==> flow/design.v <==
`timescale 1ns / 1ps
module SPI #(
    parameter DATA_WIDTH = 32,
              ADDR_WIDTH = 16
) (
    input                       Clk,
    input                       aRst_n,
    input  [DATA_WIDTH - 1 : 0] TXData,       
    input                       TXDataValid,  
    output                      RWType,       
    output [DATA_WIDTH - 1 : 0] RXData,       
    output                      RXDataValid,  
    output [ADDR_WIDTH - 1 : 0] RXAddr,       
    output                      RXAddrValid,  
    input                       CS,           
    input                       SCK,         
    input                       MOSI,        
    output                      MISO,        
    output                      RXAck        
);
    localparam  LP_SPI_STATE_IDLE     = 7'b0000001,
                LP_SPI_STATE_RW       = 7'b0000010,
                LP_SPI_STATE_ADDR     = 7'b0000100,
                LP_SPI_STATE_ADDR_ACK = 7'b0001000,
                LP_SPI_STATE_RX       = 7'b0010000,
                LP_SPI_STATE_TX       = 7'b0100000,
                LP_SPI_STATE_RX_ACK   = 7'b1000000;
    wire                          wCSPosedge;
    wire                          wCSNegedge;
    wire                          wSCKPosedge;
    wire                          wSCKNegedge;
    reg     [              1 : 0] rCS_f;
    reg     [              1 : 0] rSCK_f;
    reg     [              6 : 0] rCurState;
    reg     [              6 : 0] rNxtState;
    reg     [              4 : 0] rCounter;
    reg                           rCounterDone;
    reg                           rRWType;         
    reg                           rRXDataValid;
    reg                           rRXAddrValid;
    reg     [ADDR_WIDTH  - 1 : 0] rRXAddr;
    reg     [DATA_WIDTH  - 1 : 0] rRXData;
    reg     [DATA_WIDTH  - 1 : 0] rTXData;
    reg                           rMISO;
    reg                           rRXAck;
    always @ (posedge Clk or negedge aRst_n) begin
        if (!aRst_n) begin
            rCS_f <= 2'b11;
            rSCK_f <= 2'b00;
        end else begin
            rCS_f <= {rCS_f[0],CS};
            rSCK_f <= {rSCK_f[0],SCK};
        end
    end
    assign  wCSPosedge  = ~rCS_f[1] &  rCS_f[0];
    assign  wCSNegedge  =  rCS_f[1] & ~rCS_f[0];
    assign  wSCKPosedge = ~rSCK_f[1] &  rSCK_f[0];
    assign  wSCKNegedge =  rSCK_f[1] & ~rSCK_f[0];
    always @ (posedge Clk or negedge aRst_n) begin
        if (!aRst_n) begin
            rTXData <= 0;
        end else if (wCSPosedge) begin
            rTXData <= 0;
        end else if (TXDataValid) begin
            rTXData <= TXData;
        end
    end
    always @ (posedge Clk or negedge aRst_n) begin
        if (!aRst_n) begin
            rCurState <= LP_SPI_STATE_IDLE;
        end else begin
            rCurState <= rNxtState;
        end
    end  
    always @ (*) begin
        rNxtState  =   rCurState;  
        case (rCurState)
        LP_SPI_STATE_IDLE : begin
                if (wCSNegedge) begin
                    rNxtState = LP_SPI_STATE_RW;
                end else begin
                    rNxtState = LP_SPI_STATE_IDLE;
                end
            end
        LP_SPI_STATE_RW : begin
                if (wCSPosedge) begin
                    rNxtState = LP_SPI_STATE_IDLE;
                end else if (rCounterDone) begin
                    rNxtState = LP_SPI_STATE_ADDR;
                end
            end
        LP_SPI_STATE_ADDR : begin
                if (wCSPosedge) begin
                    rNxtState = LP_SPI_STATE_IDLE;
                end else if (rCounterDone) begin
                    rNxtState = LP_SPI_STATE_ADDR_ACK;
                end
            end
        LP_SPI_STATE_ADDR_ACK : begin
                if (wCSPosedge) begin
                    rNxtState = LP_SPI_STATE_IDLE;
                end else if (rCounterDone) begin
                    if (rRWType) begin    
                        rNxtState = LP_SPI_STATE_RX;
                    end else begin
                        rNxtState = LP_SPI_STATE_TX;
                    end
                end
            end
        LP_SPI_STATE_RX : begin
                if (wCSPosedge) begin
                    rNxtState = LP_SPI_STATE_IDLE;
                end else if (rCounterDone) begin
                    rNxtState = LP_SPI_STATE_RX_ACK;
                end
            end
        LP_SPI_STATE_TX : begin
                if (wCSPosedge) begin
                    rNxtState = LP_SPI_STATE_IDLE;
                end else if (rCounterDone) begin
                    rNxtState = LP_SPI_STATE_IDLE;
                end
            end
        LP_SPI_STATE_RX_ACK : begin
                if (wCSPosedge) begin
                    rNxtState = LP_SPI_STATE_IDLE;
                end else if (rCounterDone) begin
                    rNxtState = LP_SPI_STATE_IDLE;
                end
            end
        default : begin end
        endcase
    end
    always @ (posedge Clk or negedge aRst_n) begin
        if (!aRst_n) begin
            rCounter  <= 0;
            rRWType   <= 0;
            rRXAddr   <= 0;
            rRXData   <= 0;
            rMISO     <= 0;
        end else if (wCSPosedge)begin
            rCounter  <= 0;
            rRWType   <= 0;
            rRXAddr   <= 0;
            rRXData   <= 0;
            rMISO     <= 0;
        end else begin
            case (rCurState)
            LP_SPI_STATE_IDLE : begin
                    rCounter <= 0;
                end
            LP_SPI_STATE_RW : begin
                    if (rCounterDone) begin
                        rCounter <= 0;
                    end else if (wSCKPosedge) begin
                        rCounter <= rCounter + 1;
                        rRWType  <= MOSI;
                    end
                end
            LP_SPI_STATE_ADDR : begin
                    if (rCounterDone) begin
                        rCounter <= 0;
                    end else if (wSCKPosedge) begin
                        rCounter <= rCounter + 1;
                        rRXAddr  <= {MOSI,rRXAddr[ADDR_WIDTH - 1 : 1]};
                    end
                end
            LP_SPI_STATE_ADDR_ACK : begin
                    if (rCounterDone) begin
                        rCounter <= 0;
                    end else if (wSCKPosedge) begin
                        rCounter <= rCounter + 1;
                    end
                end
            LP_SPI_STATE_RX : begin
                    if (rCounterDone) begin
                        rCounter <= 0;
                    end else if (wSCKPosedge) begin
                        rCounter <= rCounter + 1;
                        rRXData  <= {MOSI,rRXData[DATA_WIDTH - 1 : 1]};
                    end
                end
            LP_SPI_STATE_TX : begin
                    if (rCounterDone) begin
                        rCounter <= 0;
                    end else if (wSCKNegedge) begin
                        rCounter <= rCounter + 1;
                        rMISO    <= rTXData[rCounter];  
                    end
                end
            LP_SPI_STATE_RX_ACK : begin
                    if (rCounterDone) begin
                        rCounter <= 0;
                    end else if (wSCKPosedge) begin
                        rCounter <= rCounter + 1;  
                    end
                end
            default : begin end
            endcase
        end
    end 
    always @ (posedge Clk or negedge aRst_n) begin
        if (!aRst_n) begin
            rCounterDone <= 0;
            rRXDataValid <= 0;
            rRXAddrValid <= 0;
        end else if (wCSPosedge) begin
            rCounterDone <= 0;
            rRXDataValid <= 0;
            rRXAddrValid <= 0;
        end else begin
            case (rNxtState)
            LP_SPI_STATE_IDLE : begin
                    rCounterDone <= 0;
                    rRXDataValid <= 0;
                    rRXAddrValid <= 0;
                end
            LP_SPI_STATE_RW : begin
                    if (rCounter == 0 && wSCKPosedge) begin
                        rCounterDone <= 1;
                    end else begin
                        rCounterDone <= 0;
                    end
                end
            LP_SPI_STATE_ADDR : begin
                    if (rCounter + 1 == ADDR_WIDTH && wSCKPosedge) begin
                        rCounterDone <= 1;
                        rRXAddrValid <= 1;
                    end else begin
                        rCounterDone <= 0;
                        rRXAddrValid <= 0;
                    end
                end
            LP_SPI_STATE_ADDR_ACK : begin
                    rRXAddrValid <= 0;
                    if (rCounter == 0 && wSCKPosedge) begin
                        rCounterDone <= 1;
                    end else begin
                        rCounterDone <= 0;
                    end
                end
            LP_SPI_STATE_RX : begin
                    if (rCounter + 1 == DATA_WIDTH && wSCKPosedge) begin
                        rCounterDone <= 1;
                        rRXDataValid <= 1;
                    end else begin
                        rCounterDone <= 0;
                        rRXDataValid <= 0;
                    end
                end
            LP_SPI_STATE_TX : begin
                    if (rCounter + 1 == DATA_WIDTH && wSCKNegedge) begin
                        rCounterDone <= 1;
                    end else begin
                        rCounterDone <= 0;
                    end
                end
            LP_SPI_STATE_RX_ACK : begin
                    if (rCounter == 0 && wSCKPosedge) begin
                        rCounterDone <= 1;
                    end else begin
                        rCounterDone <= 0;
                    end
                end
            default : begin end
            endcase
        end 
    end
    always @ (posedge Clk or negedge aRst_n) begin
        if(!aRst_n) begin
            rRXAck <= 0;
        end else if (wCSPosedge) begin
            rRXAck <= 0;
        end else begin
            rRXAck <= ((rNxtState == LP_SPI_STATE_ADDR_ACK) || (rNxtState == LP_SPI_STATE_RX_ACK)) ? 1 : 0;
        end
    end
    assign  RWType          =   rRWType;
    assign  RXAddr          =   rRXAddr;
    assign  RXAddrValid     =   rRXAddrValid;
    assign  RXData          =   rRXData;
    assign  RXDataValid     =   rRXDataValid;
    assign  MISO            =   rMISO;
    assign  RXAck           =   rRXAck;
endmodule
* Tool chain data of SPI
Tool output for the design above, in the order of the flow.
Lines are those of the file above, counted from 1.
Operators carry their Yosys type and port widths (W data, S select, Z words).
Cell names lack the library's common part.
A cell with - has no value.
- Design top :: SPI
- Clock port :: Clk
- Library :: sky130hd
- Corner :: tt_025C_1v80

* Word-level counts
Source: Yosys, flattened and elaborated, memories not mapped. Widths are those after wreduce. Registers that Yosys merges into a memory's read port (data or address) are not register bits. Print and check cells do not count. Equal cells are merged and count once.
- Cells after elaboration :: 117
- Flip-flop bits (word level) :: 102
- Input port bits :: 38
- Reductions and logical operators :: 26
- Shift operators :: 1
- Add/sub/neg operators :: 1
- Muxes and demuxes :: 49
- Bitwise logic cells :: 8
- Equality and inequality tests :: 19
** Operators by type and width (count)
- $mux W32 :: 6
- $mux W7 :: 10
- $mux W16 :: 4
- $pmux W7 S6 :: 1
- $eq A32 B5 Y1 const B :: 1
- $shiftx A32 B5 Y1 :: 1
- $mux W5 :: 5
- $mux W1 :: 17
- $reduce_bool A8 Y1 :: 2
- $reduce_and A3 Y1 :: 5
- $pmux W5 S3 :: 1
- $reduce_bool A2 Y1 :: 7
- $eq A7 B1 Y1 const B :: 2
- $eq A7 B2 Y1 const B :: 2
- $eq A7 B3 Y1 const B :: 2
- $eq A7 B4 Y1 const B :: 2
- $eq A7 B5 Y1 const B :: 2
- $eq A7 B6 Y1 const B :: 2
- $eq A7 B7 Y1 const B :: 2
- $reduce_bool A3 Y1 :: 2
- $add A5 B1 Y6 const B :: 1
- $eq A6 B6 Y1 const B :: 1
- $mux W6 :: 1
- $logic_not A5 Y1 :: 1
- $reduce_or A5 Y1 :: 1
- $pmux W1 S5 :: 1
- $and A1 B1 Y1 :: 4
- $logic_and A1 B1 Y1 :: 4
Not listed: further kinds 9, cells in them 14.

* Logic depth
Yosys ltp: most cells in a row. Word level: on the elaborated netlist, between registers, memories and ports. Mapped: between sequential cells and ports; inverters and the memories' decode and read muxes count.
- Depth in word-level cells :: 8
- ABC_AREA :: 0
- Gate-level depth with buffers :: 8
- Gate-level depth less buffers :: 7

* Mapped cells and area
The flow's flattened synthesis, as Yosys stat reports it; memories are mapped. The netlist is that of the ABC_AREA named above (0 if unset); the other value can give another one.
Totals and module areas in this step are rounded.
** Cells by type
- dfrtp_1 :: count 99, total area 2.48E+03 µm²
- nand2_1 :: count 110, total area 412.896 µm²
- mux2i_1 :: count 35, total area 350.336 µm²
- o21ai_0 :: count 57, total area 285.274 µm²
- mux4_2 :: count 9, total area 202.694 µm²
- nor2_1 :: count 44, total area 165.158 µm²
- clkbuf_1 :: count 24, total area 90.086 µm²
- dfstp_2 :: count 3, total area 78.826 µm²
- a21oi_1 :: count 13, total area 65.062 µm²
- ha_1 :: count 3, total area 37.536 µm²
- nor2b_1 :: count 6, total area 37.536 µm²
- o211ai_1 :: count 5, total area 37.536 µm²
- or3_1 :: count 6, total area 37.536 µm²
- nand3_1 :: count 7, total area 35.034 µm²
- nand2b_1 :: count 5, total area 31.28 µm²
- buf_2 :: count 6, total area 30.029 µm²
- nor4b_1 :: count 3, total area 26.275 µm²
- a31oi_1 :: count 4, total area 25.024 µm²
Other cell types: 38; their cells: 60.
- Flip-flops :: 102
- Cells in the netlist :: 499
- Chip area (Yosys) :: 4900 µm²
- Buffer cells :: 37

* Timing after synthesis
Path of least setup slack by OpenSTA after synthesis, without wires, with an ideal clock, recovery checks aside; 20% of the period is set as input and as output delay. Where synthesis merged equal registers, the netlist keeps one of their names.
- Path kind :: register -> register
- Start point :: register rCounter[0]
- End point :: register rMISO
- Slack :: 0.406 ns
- Driving pins on the path :: 6
- Period :: 2.37 ns
- Delay of the path :: 1.963 ns
- Arrival time :: 1.835 ns
- Synthesis period reached :: 1.964 ns
"delay of the path" is the arrival time less input delay plus setup time.
"driving pins on the path" counts driving pins, that of a launching flip-flop among them; a cell with two outputs on the path counts twice.
"synthesis period reached" is the clock period less the worst setup slack; recovery checks do not enter. This is arithmetic on one report: input and output delays are still those of the set period (20% each).
Between the ends stands the longest chain of elaborated cells between them, by number of cells; it is not shown to be the way that was timed. Of several equally long chains one is given.
A line is the first line of the expression or statement that the cell stems from. Yosys adds cells for indexed reads and writes and turns some case tables into memories.
At most two assigning lines are given for a register; there are more.
- Cell sequence :: dfrtp_1 > buf_2 > mux4_2 > mux4_2 > o21ai_0 > a21oi_1
- Length of the longest elaborated chain :: 5
- Elaborated cells on any way between the ends :: 5
- RTL lines with such cells :: 5
** RTL lines, path post-synthesis
- start: declaration :: RTL line 36 : reg     [              4 : 0] rCounter;
- start: assignment :: RTL line 156 : rCounter <= rCounter + 1;
- start: assignment :: RTL line 164 : rCounter <= rCounter + 1;
- $shiftx A32 B5 Y1 :: RTL line 188 : rMISO    <= rTXData[rCounter];
- $mux W1 :: RTL line 186 : end else if (wSCKNegedge) begin
- $mux W1 :: RTL line 184 : if (rCounterDone) begin
- $mux W1 :: RTL line 148 : case (rCurState)
- $mux W1 :: RTL line 141 : end else if (wCSPosedge)begin
- end: assignment :: RTL line 140 : rMISO     <= 0;
- end: assignment :: RTL line 188
- end: declaration :: RTL line 44 : reg                           rMISO;

* Worst path after layout
Path of least setup slack in the final report of flow run 1 (OpenROAD, finished layout, wires in). Where an end is a register, its clock arrival counts in the times.
- Path kind :: register -> register
- Start point :: register rCS_f[1]
- End point :: register rCounterDone
- Driving pins on the path :: 8
- Period :: 1.47 ns
- Arrival time :: 2.44 ns
- Slack :: -0.66 ns
Between the ends stands the longest chain of elaborated cells between them, by number of cells; it is not shown to be the way that was timed. Of several equally long chains one is given.
At most two assigning lines are given for a register; there are more.
- Cell sequence :: dfstp_2 > nor2b_4 > buf_12 > a21oi_1 > nand3_1 > a2111oi_0 > a221oi_1 > o211ai_1
- Length of the longest elaborated chain :: 8
- Elaborated cells on any way between the ends :: 21
** RTL lines, path post-layout
- start: declaration :: RTL line 32 : reg     [              1 : 0] rCS_f;
- start: assignment :: RTL line 48 : rCS_f <= 2'b11;
- start: assignment :: RTL line 51 : rCS_f <= {rCS_f[0],CS};
- $not A1 Y1 :: RTL line 55 : assign  wCSPosedge  = ~rCS_f[1] &  rCS_f[0];
- $and A1 B1 Y1 :: RTL line 55
- $mux W7 :: RTL line 118 : if (wCSPosedge) begin
- $pmux W7 S6 :: RTL line 77 : case (rCurState)
- $eq A7 B4 Y1 :: RTL line 212 : case (rNxtState)
- $reduce_or A3 Y1
- $pmux W1 S5 :: RTL line 212
- $mux W1 :: RTL line 207 : end else if (wCSPosedge) begin
- end: assignment :: RTL line 204 : rCounterDone <= 0;
- end: assignment :: RTL line 208 : rCounterDone <= 0;
- end: declaration :: RTL line 37 : reg                           rCounterDone;
Nets of the timed path that keep an RTL name, with a line that drives or declares them; the list need not be complete.
** Nets with RTL names, path post-layout (RTL line)
- rNxtState[4] :: 77

Measured results for SPI: 2 stored runs of the Yosys and OpenROAD flow on sky130hd. The settings differ; the order carries no meaning. The constraints put input and output delay at 20% of the set period each and load the outputs with 0.01 pF.
"period achieved" = clock period - worst setup slack. The figure is calculated, with input and output delays left at 20% of the set period.
By "worst path time" is meant the share of the clock period that the worst setup path is allowed (20% is reserved at inputs, 20% at outputs), minus its slack. Clock arrival times at its registers enter into it.
"power": no workload was simulated; the value follows from the tool's default switching activity.
The measured numbers are rounded.

** Flow run 1
- Settings :: period_ns=1.47; CORE_UTILIZATION=50; SETUP_SLACK_MARGIN=0.1; PLACE_DENSITY_LB_ADDON=0.17; CELL_PAD_IN_SITES_GLOBAL_PLACEMENT=1; GPL_TIMING_DRIVEN=1; MIN_ROUTING_LAYER=met2; CAP_MARGIN=20; CORE_MARGIN=2; SLEW_MARGIN=20
- Die outline area :: 11000 µm²
- Power :: 7400 µW
- Worst setup slack after layout :: -0.66 ns
- Standard-cell area of the final layout :: 7800 µm²
- Summed negative setup slack :: -23 ns
- Utilization :: 82%
- Period achieved :: 2.132 ns
- Worst path time :: 2.13 ns
- Class of the worst setup path :: register -> register
- Post-synthesis cell area :: 4900 µm²

** Flow run 2
- Settings :: period_ns=3.17; CORE_UTILIZATION=67; SETUP_SLACK_MARGIN=0.1; PLACE_DENSITY_LB_ADDON=0.11; CORE_ASPECT_RATIO=1.58; GPL_ROUTABILITY_DRIVEN=1; CTS_CLUSTER_DIAMETER=261; SLEW_MARGIN=35; CAP_MARGIN=20; CORE_MARGIN=2
- Die outline area :: 8000 µm²
- Power :: 3100 µW
- Worst setup slack after layout :: 0.83 ns
- Standard-cell area of the final layout :: 6100 µm²
- Summed negative setup slack :: 0.000 ns
- Utilization :: 85%
- Period achieved :: 2.343 ns
- Worst path time :: 2.34 ns
- Class of the worst setup path :: register -> register
- Post-synthesis cell area :: 4900 µm²
